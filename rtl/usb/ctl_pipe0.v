==> flow/design.v <==
`timescale 1ns / 100ps
module axis_skid #(
    parameter BYPASS = 0,
    parameter WIDTH = 8,
    localparam MSB = WIDTH - 1
) (
    input clock,
    input reset,
    input s_tvalid,
    output s_tready,
    input s_tlast,
    input [MSB:0] s_tdata,
    output m_tvalid,
    input m_tready,
    output m_tlast,
    output [MSB:0] m_tdata
);
  reg sready, mvalid, mlast, tvalid, tlast;
  reg [MSB:0] mdata, tdata;
  wire sready_next, tvalid_next, mvalid_next;
  assign m_tvalid = BYPASS == 1 ? s_tvalid : mvalid;
  assign s_tready = BYPASS == 1 ? m_tready : sready;
  assign m_tlast  = BYPASS == 1 ? s_tlast : mlast;
  assign m_tdata  = BYPASS == 1 ? s_tdata : mdata;
  initial
    if (BYPASS == 1) begin : i_bypass
      $display("=> Bypassing AXI-S skid-register");
    end   
  function src_ready(input svalid, input tvalid, input dvalid, input dready);
    src_ready = dready || !(tvalid || (dvalid && svalid));
  endfunction
  function tmp_valid(input svalid, input tvalid, input dvalid, input dready);
    tmp_valid = !src_ready(svalid, tvalid, dvalid, dready);
  endfunction
  function dst_valid(input svalid, input tvalid, input dvalid, input dready);
    dst_valid = tvalid || svalid || (dvalid && !dready);
  endfunction
  assign sready_next = src_ready(s_tvalid, tvalid, mvalid, m_tready);
  assign tvalid_next = tmp_valid(s_tvalid, tvalid, mvalid, m_tready);
  assign mvalid_next = dst_valid(s_tvalid, tvalid, mvalid, m_tready);
  always @(posedge clock) begin
    if (reset) begin
      sready <= 1'b0;
      mvalid <= 1'b0;
      tvalid <= 1'b0;
    end else begin
      sready <= sready_next;
      mvalid <= mvalid_next;
      tvalid <= tvalid_next;
    end
  end
  function src_to_tmp(input src_ready, input dst_valid, input dst_ready);
    src_to_tmp = src_ready && !dst_ready && dst_valid;
  endfunction
  function tmp_to_dst(input tmp_valid, input dst_ready);
    tmp_to_dst = tmp_valid && dst_ready;
  endfunction
  function src_to_dst(input src_ready, input dst_valid, input dst_ready);
    src_to_dst = src_ready && (dst_ready || !dst_valid);
  endfunction
  always @(posedge clock) begin
    if (src_to_dst(sready, mvalid, m_tready)) begin
      mdata <= s_tdata;
      mlast <= s_tlast;
    end else if (tmp_to_dst(tvalid, m_tready)) begin
      mdata <= tdata;
      mlast <= tlast;
    end
    if (src_to_tmp(sready, mvalid, m_tready)) begin
      tdata <= s_tdata;
      tlast <= s_tlast;
    end
  end
endmodule   
`timescale 1ns / 100ps
module ctl_pipe0 #(
    parameter integer MAX_CONFIG_LENGTH = 64,   
    parameter [15:0] VENDOR_ID = 16'hFACE,
    parameter [15:0] PRODUCT_ID = 16'h0BDE,
    parameter MANUFACTURER_LEN = 0,
    parameter MANUFACTURER = "",
    parameter PRODUCT_LEN = 0,
    parameter PRODUCT = "",
    parameter SERIAL_LEN = 0,
    parameter SERIAL = "",
    parameter integer DEVICE_DESC_LEN = 18,
    parameter [143:0] DEVICE_DESC = {
      8'h01,   
      (SERIAL_LEN == 0 ? 8'h00 : 8'h03),   
      (PRODUCT_LEN == 0 ? 8'h00 : 8'h02),   
      (MANUFACTURER_LEN == 0 ? 8'h00 : 8'h01),   
      16'h0000,   
      PRODUCT_ID[15:0],   
      VENDOR_ID[15:0],   
      8'h40,   
      8'h00,   
      8'h00,   
      8'hFF,   
      16'h0200,   
      8'h01,   
      8'h12   
    },
    parameter integer CONFIG_DESC_LEN = 18,
    parameter CONFIG_DESC = {
      8'h00,   
      8'h00,   
      8'h00,   
      8'h00,   
      8'h00,   
      8'h00,   
      8'h00,   
      8'h04,   
      8'h09,   
      8'h32,   
      8'hC0,   
      8'h00,   
      8'h01,   
      8'h01,   
      16'h0012,   
      8'h02,   
      8'h09   
    }
) (
    input reset,
    input clock,
    input  select_i,
    input  status_i,
    input  start_i,
    output error_o,
    output event_o,
    output configured_o,
    output usb_enum_o,
    output [6:0] usb_addr_o,
    output [2:0] usb_conf_o,
    input [ 3:0] req_endpt_i,
    input [ 7:0] req_type_i,
    input [ 7:0] req_args_i,
    input [15:0] req_value_i,
    input [15:0] req_index_i,
    input [15:0] req_length_i,
    output m_tvalid_o,
    input m_tready_i,
    output m_tkeep_o,
    output m_tlast_o,
    output [7:0] m_tdata_o
);
  function [(2+2*MANUFACTURER_LEN)*8-1:0] desc_manufacturer;
    input [MANUFACTURER_LEN*8-1:0] str;
    integer i;
    begin
      desc_manufacturer[8*(0+1)-1-:8] = 2 + 2 * MANUFACTURER_LEN;
      desc_manufacturer[8*(1+1)-1-:8] = 8'h03;
      for (i = 0; i < MANUFACTURER_LEN; i = i + 1) begin
        desc_manufacturer[8*(2+2*i+1)-1-:8] = str[8*(MANUFACTURER_LEN-i)-1-:8];
        desc_manufacturer[8*(3+2*i+1)-1-:8] = 8'h00;
      end
    end
  endfunction
  function [(2+2*PRODUCT_LEN)*8-1:0] desc_product;
    input [PRODUCT_LEN*8-1:0] str;
    integer i;
    begin
      desc_product[8*(0+1)-1-:8] = 2 + 2 * PRODUCT_LEN;
      desc_product[8*(1+1)-1-:8] = 8'h03;
      for (i = 0; i < PRODUCT_LEN; i = i + 1) begin
        desc_product[8*(2+2*i+1)-1-:8] = str[8*(PRODUCT_LEN-i)-1-:8];
        desc_product[8*(3+2*i+1)-1-:8] = 8'h00;
      end
    end
  endfunction
  function [(2+2*SERIAL_LEN)*8-1:0] desc_serial;
    input [SERIAL_LEN*8-1:0] str;
    integer i;
    begin
      desc_serial[8*(0+1)-1-:8] = 2 + 2 * SERIAL_LEN;
      desc_serial[8*(1+1)-1-:8] = 8'h03;
      for (i = 0; i < SERIAL_LEN; i = i + 1) begin
        desc_serial[8*(2+2*i+1)-1-:8] = str[8*(SERIAL_LEN-i)-1-:8];
        desc_serial[8*(3+2*i+1)-1-:8] = 8'h00;
      end
    end
  endfunction
  localparam [4*8-1:0] STR_DESC = {
    16'h0409,
    8'h03,   
    8'h04   
  };
  localparam [MANUFACTURER_LEN*16+15:0] MANUFACTURER_STR_DESC = desc_manufacturer(MANUFACTURER);
  localparam [PRODUCT_LEN*16+15:0] PRODUCT_STR_DESC = desc_product(PRODUCT);
  localparam [SERIAL_LEN*16+15:0] SERIAL_STR_DESC = desc_serial(SERIAL);
  localparam integer STR_DESC_LEN = 4;
  localparam integer MANUFACTURER_STR_DESC_LEN = 2 + 2 * MANUFACTURER_LEN;
  localparam integer PRODUCT_STR_DESC_LEN = 2 + 2 * PRODUCT_LEN;
  localparam integer SERIAL_STR_DESC_LEN = 2 + 2 * SERIAL_LEN;
  localparam integer DESC_SIZE_NOSTR = DEVICE_DESC_LEN + CONFIG_DESC_LEN + 6;
  localparam integer DESC_SIZE_STR   =
             DESC_SIZE_NOSTR + STR_DESC_LEN + MANUFACTURER_STR_DESC_LEN +
             PRODUCT_STR_DESC_LEN + SERIAL_STR_DESC_LEN;
  localparam DESC_HAS_STRINGS = MANUFACTURER_LEN > 0 || PRODUCT_LEN > 0 || SERIAL_LEN > 0 ? 1 : 0;
  localparam integer DESC_SIZE = DESC_HAS_STRINGS == 1 ? DESC_SIZE_STR : DESC_SIZE_NOSTR;
  localparam integer DSB = DESC_SIZE * 8 - 1;
  localparam [DSB:0] USB_DESC = DESC_HAS_STRINGS == 1 ? {{16'h0, 16'h0, 16'h1}, SERIAL_STR_DESC, PRODUCT_STR_DESC, MANUFACTURER_STR_DESC, STR_DESC, CONFIG_DESC, DEVICE_DESC} : {{16'h0, 16'h0, 16'h1}, CONFIG_DESC, DEVICE_DESC};
  localparam integer DESC_ROM_SIZE = 1 << $clog2(DESC_SIZE);
  localparam integer ABITS = $clog2(DESC_SIZE);
  localparam integer ASB = ABITS - 1;
  localparam integer DESC_CONFIG_START = DEVICE_DESC_LEN;
  localparam integer DESC_STRING_START = DEVICE_DESC_LEN + CONFIG_DESC_LEN;
  localparam integer DESC_START0 = DESC_STRING_START;
  localparam integer DESC_START1 = DESC_START0 + STR_DESC_LEN;
  localparam integer DESC_START2 = DESC_START1 + MANUFACTURER_STR_DESC_LEN;
  localparam integer DESC_START3 = DESC_START2 + PRODUCT_STR_DESC_LEN;
  localparam integer DESC_END0 = DEVICE_DESC_LEN - 1;
  localparam integer DESC_END1 = DESC_STRING_START - 1;
  localparam integer DESC_END2 = DESC_START1 - 1;
  localparam integer DESC_END3 = DESC_START2 - 1;
  localparam integer DESC_END4 = DESC_START3 - 1;
  localparam integer DESC_END5 = DESC_START3 + SERIAL_STR_DESC_LEN - 1;
  localparam integer DESC_STATUS_START = DESC_START3 + SERIAL_STR_DESC_LEN;
  localparam integer DESC_END6 = DESC_END5 + 2;
  localparam integer DESC_END7 = DESC_END5 + 4;
  localparam integer DESC_END8 = DESC_END5 + 6;
  reg [6:0] adr_q = 7'h00;
  reg [7:0] cfg_q = 8'h00;
  reg enm_q = 1'b0, set_q = 1'b0;
  reg ctl_done_q;
  reg err_q, get_desc_q;
  reg [ASB:0] mem_addr;
  wire [ASB:0] mem_next;
  reg [7:0] descriptor[0:DESC_ROM_SIZE-1];
  reg [DESC_ROM_SIZE-1:0] desc_tlast;
  integer ii;
  initial begin : g_init_rom
    for (ii = 0; ii < DESC_SIZE; ii++) begin : g_set_descriptor_rom
      descriptor[ii] = USB_DESC >> (ii * 8) & 8'hff;
    end
    desc_tlast = (1<<DESC_END0) | (1<<DESC_END1) | (1<<DESC_END2) |
                 (1<<DESC_END3) | (1<<DESC_END4) | (1<<DESC_END5) |
                 (1<<DESC_END6) | (1<<DESC_END7) | (1<<DESC_END8);
  end
  assign error_o = err_q;
  assign event_o = ctl_done_q;
  assign usb_enum_o = enm_q;
  assign usb_addr_o = adr_q;
  assign usb_conf_o = cfg_q;
  assign configured_o = set_q;
  localparam MAXLEN = MAX_CONFIG_LENGTH;
  localparam MBITS = $clog2(MAXLEN + 1);
  localparam MSB = MBITS - 1;
  localparam MZERO = {MBITS{1'b0}};
  localparam MUNIT = {{MSB{1'b0}}, 1'b1};
  reg  [MSB:0] count;
  wire [MSB:0] cnext;
  wire tvalid_w, tready_w, tkeep_w, tlast_w;
  wire [7:0] tdata_w;
  assign cnext = count - 1;
  assign tvalid_w = status_i | (get_desc_q & ~count[6]);
  assign tkeep_w = ~status_i;
  assign tlast_w = status_i | desc_tlast[mem_addr] | cnext[6];
  assign tdata_w = descriptor[mem_addr];
  wire [MBITS:0] maxlen_w = (req_length_i > MAXLEN ? MAXLEN : req_length_i) - 1;
  always @(posedge clock) begin
    if (!select_i) begin
      count <= maxlen_w[6:0];
    end else if (tvalid_w && tready_w) begin
      count <= cnext[6:0];
    end
  end
  axis_skid #(
      .WIDTH (9),
      .BYPASS(0)
  ) U_SKID1 (
      .clock(clock),
      .reset(reset),
      .s_tvalid(tvalid_w),
      .s_tready(tready_w),
      .s_tlast (tlast_w),
      .s_tdata ({tkeep_w, tdata_w}),
      .m_tvalid(m_tvalid_o),
      .m_tready(m_tready_i),
      .m_tlast (m_tlast_o),
      .m_tdata ({m_tkeep_o, m_tdata_o})
  );
  reg std_req, start_q, set_addr_q, set_conf_q, set_face_q;
  always @(posedge clock) begin
    std_req <= req_type_i[6:0] == {2'b00, 5'b00000} && req_endpt_i == 4'h0;
    start_q <= start_i;
    if (select_i && start_i && std_req) begin
      set_addr_q <= req_args_i == 8'h05;
      set_conf_q <= req_args_i == 8'h09;
      set_face_q <= req_args_i == 8'h0b;
    end else begin
      set_addr_q <= 1'b0;
      set_conf_q <= 1'b0;
      set_face_q <= 1'b0;
    end
  end
  always @(posedge clock) begin
    if (select_i && start_q && std_req) begin
      err_q <= ~get_desc_q & ~set_addr_q & ~set_conf_q & ~set_face_q;
    end else if (!select_i) begin
      err_q <= 1'b0;
    end
  end
  localparam integer DESC_STATUS0_INDEX = DESC_STATUS_START;
  localparam integer DESC_STATUS1_INDEX = DESC_STATUS_START + 2;
  localparam integer DESC_STATUS2_INDEX = DESC_STATUS_START + 4;
  assign mem_next = mem_addr + 1;
  always @(posedge clock) begin
    if (select_i && start_i) begin
      if (req_value_i[9:8] == 2'h2) begin
        mem_addr <= DESC_CONFIG_START;
      end else if (req_value_i[9:8] == 2'h3 && DESC_HAS_STRINGS) begin
        case (req_value_i[1:0])
          2'd0: mem_addr <= DESC_START0;
          2'd1: mem_addr <= DESC_START1;
          2'd2: mem_addr <= DESC_START2;
          default: mem_addr <= DESC_START3;
        endcase
      end else if (req_args_i[7:0] == 8'd0) begin
        case (req_type_i[1:0])
          2'd0: mem_addr <= DESC_STATUS0_INDEX;
          2'd1: mem_addr <= DESC_STATUS1_INDEX;
          2'd2: mem_addr <= DESC_STATUS2_INDEX;
          default: mem_addr <= 0;
        endcase
      end else begin
        mem_addr <= 0;
      end
    end else if (tready_w && get_desc_q) begin
      mem_addr <= mem_next;
    end
  end
  always @(posedge clock) begin
    if (reset) begin
      get_desc_q <= 1'b0;
      ctl_done_q <= 1'b0;
      adr_q <= 7'd0;
      enm_q <= 1'b0;
      cfg_q <= 3'd0;
      set_q <= 1'b0;
    end else begin
      if (get_desc_q && tready_w) begin
        get_desc_q <= ~tlast_w;
      end else if (start_i && select_i && req_endpt_i == 4'h0) begin
        get_desc_q <= req_args_i == 8'h06 || req_args_i == 8'd0;
      end
      if (set_addr_q) begin
        enm_q <= 1'b1;
        adr_q <= req_value_i[6:0];
      end
      if (set_conf_q) begin
        set_q <= 1'b1;
        cfg_q <= req_value_i[2:0];
      end
      if (select_i && (set_addr_q || set_conf_q || set_face_q)) begin
        ctl_done_q <= 1'b1;
      end else
      if (select_i && status_i) begin
      end else begin
        ctl_done_q <= 1'b0;
      end
    end
  end
endmodule   
Tool chain data of ctl_pipe0 --
Tool output for the design above, in the order of the flow. Lines are those of the file above, counted from 1. Operators carry their Yosys type and port widths (W data, S select, Z words). Library cell names are shortened. Not given: -
Set-up: design top ctl_pipe0, clock clock, cell library sky130hd, corner tt_025C_1v80

Word-level counts --
Source: Yosys, flattened and elaborated, memories not mapped. Widths are those after wreduce. Print and check cells do not count. Equal cells are merged and count once. Yosys's memory passes give these memory sizes; they may raise the number of words (mostly to a power of two), join words into wider ones and drop unused or constant bits.
Word-level totals: bits in registers 56, ROM bits 512, memories 1, elaborated cells 112, output and inout port bits 25, input port bits 74, clocked read ports x word width 8
Memories:
- descriptor | words 64, width 8, rd ports 1, write ports 0, RTL line 229 | reg [7:0] descriptor[0:DESC_ROM_SIZE-1];
Operators by class: bitwise logic cells 14, $lt $le $gt $ge 1, shift operators 1, $add $sub $neg 3, multiplexer cells 21, equal/unequal tests 13, reductions and logical operators 37
Operator list (number):
- $shiftx A64 B6 Y1 const A | 1
- $mux W6 | 6
- $logic_and A1 B32 Y1 const B | 1
- $mux W7 | 3
- $pmux W6 S3 | 1
- $mux W9 | 2
- $logic_and A1 B1 Y1 | 16
- $gt A16 B7 Y1 const B | 1
- $eq A8 B3 Y1 const B | 2
- $eq A8 B4 Y1 const B | 2
- $sub A7 B1 Y7 const B | 2
- $pmux W4 S3 | 1
- $logic_or A1 B1 Y1 | 8
- $eq A2 B2 Y1 const B | 4
- $logic_not A8 Y1 | 1
- $mux W1 | 8
- $not A1 Y1 | 7
- $logic_not A7 Y1 | 1
- $reduce_bool A2 Y1 | 3
- $add A6 B1 Y6 const B | 1
- $and A1 B1 Y1 | 4
- $logic_not A1 Y1 | 4
- $eq A2 B1 Y1 const B | 2
- $ne A2 B1 Y1 const B | 2
- $logic_not A2 Y1 | 2
- $logic_not A4 Y1 | 1
- $or A1 B1 Y1 | 3
- $ne A2 B2 Y1 const B | 1

Longest topological paths --
Depth = most cells in a row (Yosys ltp): at word level without a register or memory, in the mapped netlist without a sequential cell, where the memories' decode and read muxes count.
Logic depth: depth in word-level cells 8, ABC_AREA 0, mapped depth 10, depth with buffers taken out 10

Netlist --
The flow's flattened synthesis, as Yosys stat reports it; memories are mapped. The netlist is that of the ABC_AREA named above (0 if unset); the other value can give another one. Totals and module areas in this step are rounded.
Cells by type:
- edfxtp_1 | number 34, area in all 1.02E+03 um2
- dfxtp_1 | number 30, area in all 600.576 um2
- mux2i_1 | number 14, area in all 140.134 um2
- ha_1 | number 11, area in all 137.632 um2
- mux2_2 | number 12, area in all 135.13 um2
- nor2_1 | number 30, area in all 112.608 um2
- a21oi_1 | number 21, area in all 105.101 um2
- xnor2_1 | number 10, area in all 87.584 um2
- nand2_1 | number 21, area in all 78.826 um2
- o21ai_0 | number 15, area in all 75.072 um2
- inv_1 | number 17, area in all 63.811 um2
- nor3_1 | number 11, area in all 55.053 um2
- nand3_1 | number 9, area in all 45.043 um2
- xor2_1 | number 5, area in all 43.792 um2
- buf_6 | number 3, area in all 33.782 um2
- nor4_1 | number 5, area in all 31.28 um2
- or3_1 | number 5, area in all 31.28 um2
- clkbuf_1 | number 6, area in all 22.522 um2
Other cell types: 39; their cells: 51.
Mapped netlist: area of sequential cells 1622 um2, synthesis area 3273 um2, cells in the netlist 310, flip-flop cells 64, buffer cells 11
By module: a second synthesis without flattening, with its own total; a netlist apart from the flattened one above.
Unflattened totals: cells (unflattened synthesis) 319, area total of the unflattened synthesis 3381 um2
Rows give one instance, submodules left out.
By module:
- ctl_pipe0 | seq. area 960.9 um2, area 2492 um2, cells 274, instances 1
- axis_skid | seq. area 660.6 um2, area 888.4 um2, cells 45, instances 1

Timing after synthesis --
Path of least setup slack by OpenSTA after synthesis, without wires, with an ideal clock, recovery checks aside; 20% of the period is set as input and as output delay. Where synthesis merged equal registers, the netlist keeps one of their names.
Timing path after synthesis: kind input port to flip-flop, from input req_args_i[1], to register (no name shown), path slack 879 ps, external input delay 720 ps, setup time 70 ps, time at the first pin 720 ps, path delay 2001 ps, data required time 3530 ps, data arrival time 2651 ps, buffers on the path 0, stages 7, period 3600 ps, synthesis period reached 2721 ps
"path delay" is the arrival time less input delay plus setup time. "stages": output pins that drive a net of the path, with the launching flip-flop's if there is one; two outputs of one cell count as two. "synthesis period reached" = period - worst setup slack (recovery checks aside). The figure is calculated, with input and output delays left at 20% of the set period. The rows between start and end are the longest chain of elaborated cells between them; the timing report does not say that the signal goes this way. Where chains are equally long, one stands for them. Each line given opens the expression or statement behind the cell; cells for indexed reads and writes are added by Yosys, which also makes memories of some case tables.
On the way, after synthesis: path through nor4_2 -> nand2_2 -> o31a_2 -> a21o_1 -> ha_1 -> or4_1 -> a21oi_1, cells in the longest elaborated chain 6, elaborated cells between the ends (all ways) 6, those cells by class mux (5); reduce/logical (1)
RTL lines, path after synthesis:
- start: declaration | RTL line 137 | input [ 7:0] req_args_i,
- $logic_not A8 Y1 | RTL line 319 | end else if (req_args_i[7:0] == 8'd0) begin
- $mux W6 | RTL line 319
- $mux W6 | RTL line 312 | end else if (req_value_i[9:8] == 2'h3 && DESC_HAS_STRINGS) begin
- $mux W6 | RTL line 310 | if (req_value_i[9:8] == 2'h2) begin
- $mux W6 | RTL line 309 | if (select_i && start_i) begin
- $mux W6

Worst path after layout --
From the final timing report of job 2: the path of least setup slack in the routed layout; clock arrival at registers is part of the times. The report prints the path's times to 10 ps; the period is as set.
Timing path post-layout: kind input port to flip-flop, from input select_i, to register (no name shown), path slack 1740 ps, setup time 110 ps, stages 6, buffers on the path 1, data arrival time 3810 ps, period 5330 ps, external input delay 1070 ps, data required time 5560 ps, time at the first pin 1070 ps
The rows between start and end are the longest chain of elaborated cells between them; the timing report does not say that the signal goes this way. Where chains are equally long, one stands for them.
On the way, post-layout: path through clkdlybuf4s50_1 -> and2_1 -> a31oi_1 -> o22ai_1 -> mux2i_1 -> o32a_1, cells in the longest elaborated chain 3, elaborated cells between the ends (all ways) 4, those cells by class mux (2); reduce/logical (2)
RTL lines, path post-layout:
- start: declaration | RTL line 126 | input  select_i,
- $logic_and A1 B1 Y1 | RTL line 309 | if (select_i && start_i) begin
- $mux W6 | RTL line 309
- $mux W6

## Implementation results

Top module ctl_pipe0; platform sky130hd; tools Yosys and OpenROAD; 2 stored runs in no particular order. Input and output delays are each 20% of the period that was set; the output load is 0.01 pF.
"achieved clock period": clock period set for the run, less the worst setup slack. It is reckoned from that one timing run; input and output delays stay at 20% of the period that was set.
"worst path time" = time allowed to the worst setup path (clock period - input delay - output delay, where it has them) - its slack; a late launch clock adds to it, a late capture clock takes from it.
"worst path time" is given in steps of 10 ps.
Results are given in rounded form.

[job 1] flow files
==> flow/run.sh <==
#!/bin/bash
# the make line also repeats the synthesis and layout settings of config.mk as NAME=value (left out here)
make -C /OpenROAD-flow-scripts/flow DESIGN_CONFIG=/design/flow/config.mk WORK_HOME=/design/flow/orfs CLKGATE_MAP_FILE= finish
==> flow/config.mk <==
export PLATFORM = sky130hd
export DESIGN_NAME = ctl_pipe0
export DESIGN_NICKNAME = ctl_pipe0
export VERILOG_FILES = /design/flow/design.v
export SDC_FILE = /design/flow/constraint.sdc
export NUM_CORES = 4
export LEC_CHECK = 0
export CAP_MARGIN = 20
export CELL_PAD_IN_SITES_GLOBAL_PLACEMENT = 0
export CORE_MARGIN = 3
export CORE_UTILIZATION = 65
export MIN_ROUTING_LAYER = met1
export PLACE_DENSITY_LB_ADDON = 0.16
export SETUP_SLACK_MARGIN = 0.56
export SLEW_MARGIN = 20
==> flow/constraint.sdc <==
create_clock -name core_clock -period 2.01 [get_ports {clock}]
set_input_delay 0.4020 -clock core_clock [delete_from_list [all_inputs] [get_ports {clock}]]
set_output_delay 0.4020 -clock core_clock [all_outputs]
set_load 0.01 [all_outputs]

[job 1] result: no results, clock tree synthesis failed with DPL-0038

[job 2] flow files
==> flow/run.sh <==
#!/bin/bash
# the make line also repeats the synthesis and layout settings of config.mk as NAME=value (left out here)
make -C /OpenROAD-flow-scripts/flow DESIGN_CONFIG=/design/flow/config.mk WORK_HOME=/design/flow/orfs CLKGATE_MAP_FILE= finish
==> flow/config.mk <==
export PLATFORM = sky130hd
export DESIGN_NAME = ctl_pipe0
export DESIGN_NICKNAME = ctl_pipe0
export VERILOG_FILES = /design/flow/design.v
export SDC_FILE = /design/flow/constraint.sdc
export NUM_CORES = 4
export LEC_CHECK = 0
export CAP_MARGIN = 20
export CORE_MARGIN = 2
export CORE_UTILIZATION = 40
export SLEW_MARGIN = 20
==> flow/constraint.sdc <==
create_clock -name core_clock -period 5.33 [get_ports {clock}]
set_input_delay 1.0660 -clock core_clock [delete_from_list [all_inputs] [get_ports {clock}]]
set_output_delay 1.0660 -clock core_clock [all_outputs]
set_load 0.01 [all_outputs]

[job 2] result: area of the synthesized netlist 3,273 um2; die outline area 8,923 um2; post-layout utilization 55.2 %; setup slack of the worst path 1,745 ps; total negative slack 0 ps; achieved clock period 3,585 ps; worst path time 2,520 ps; type of the worst setup path input port to flip-flop
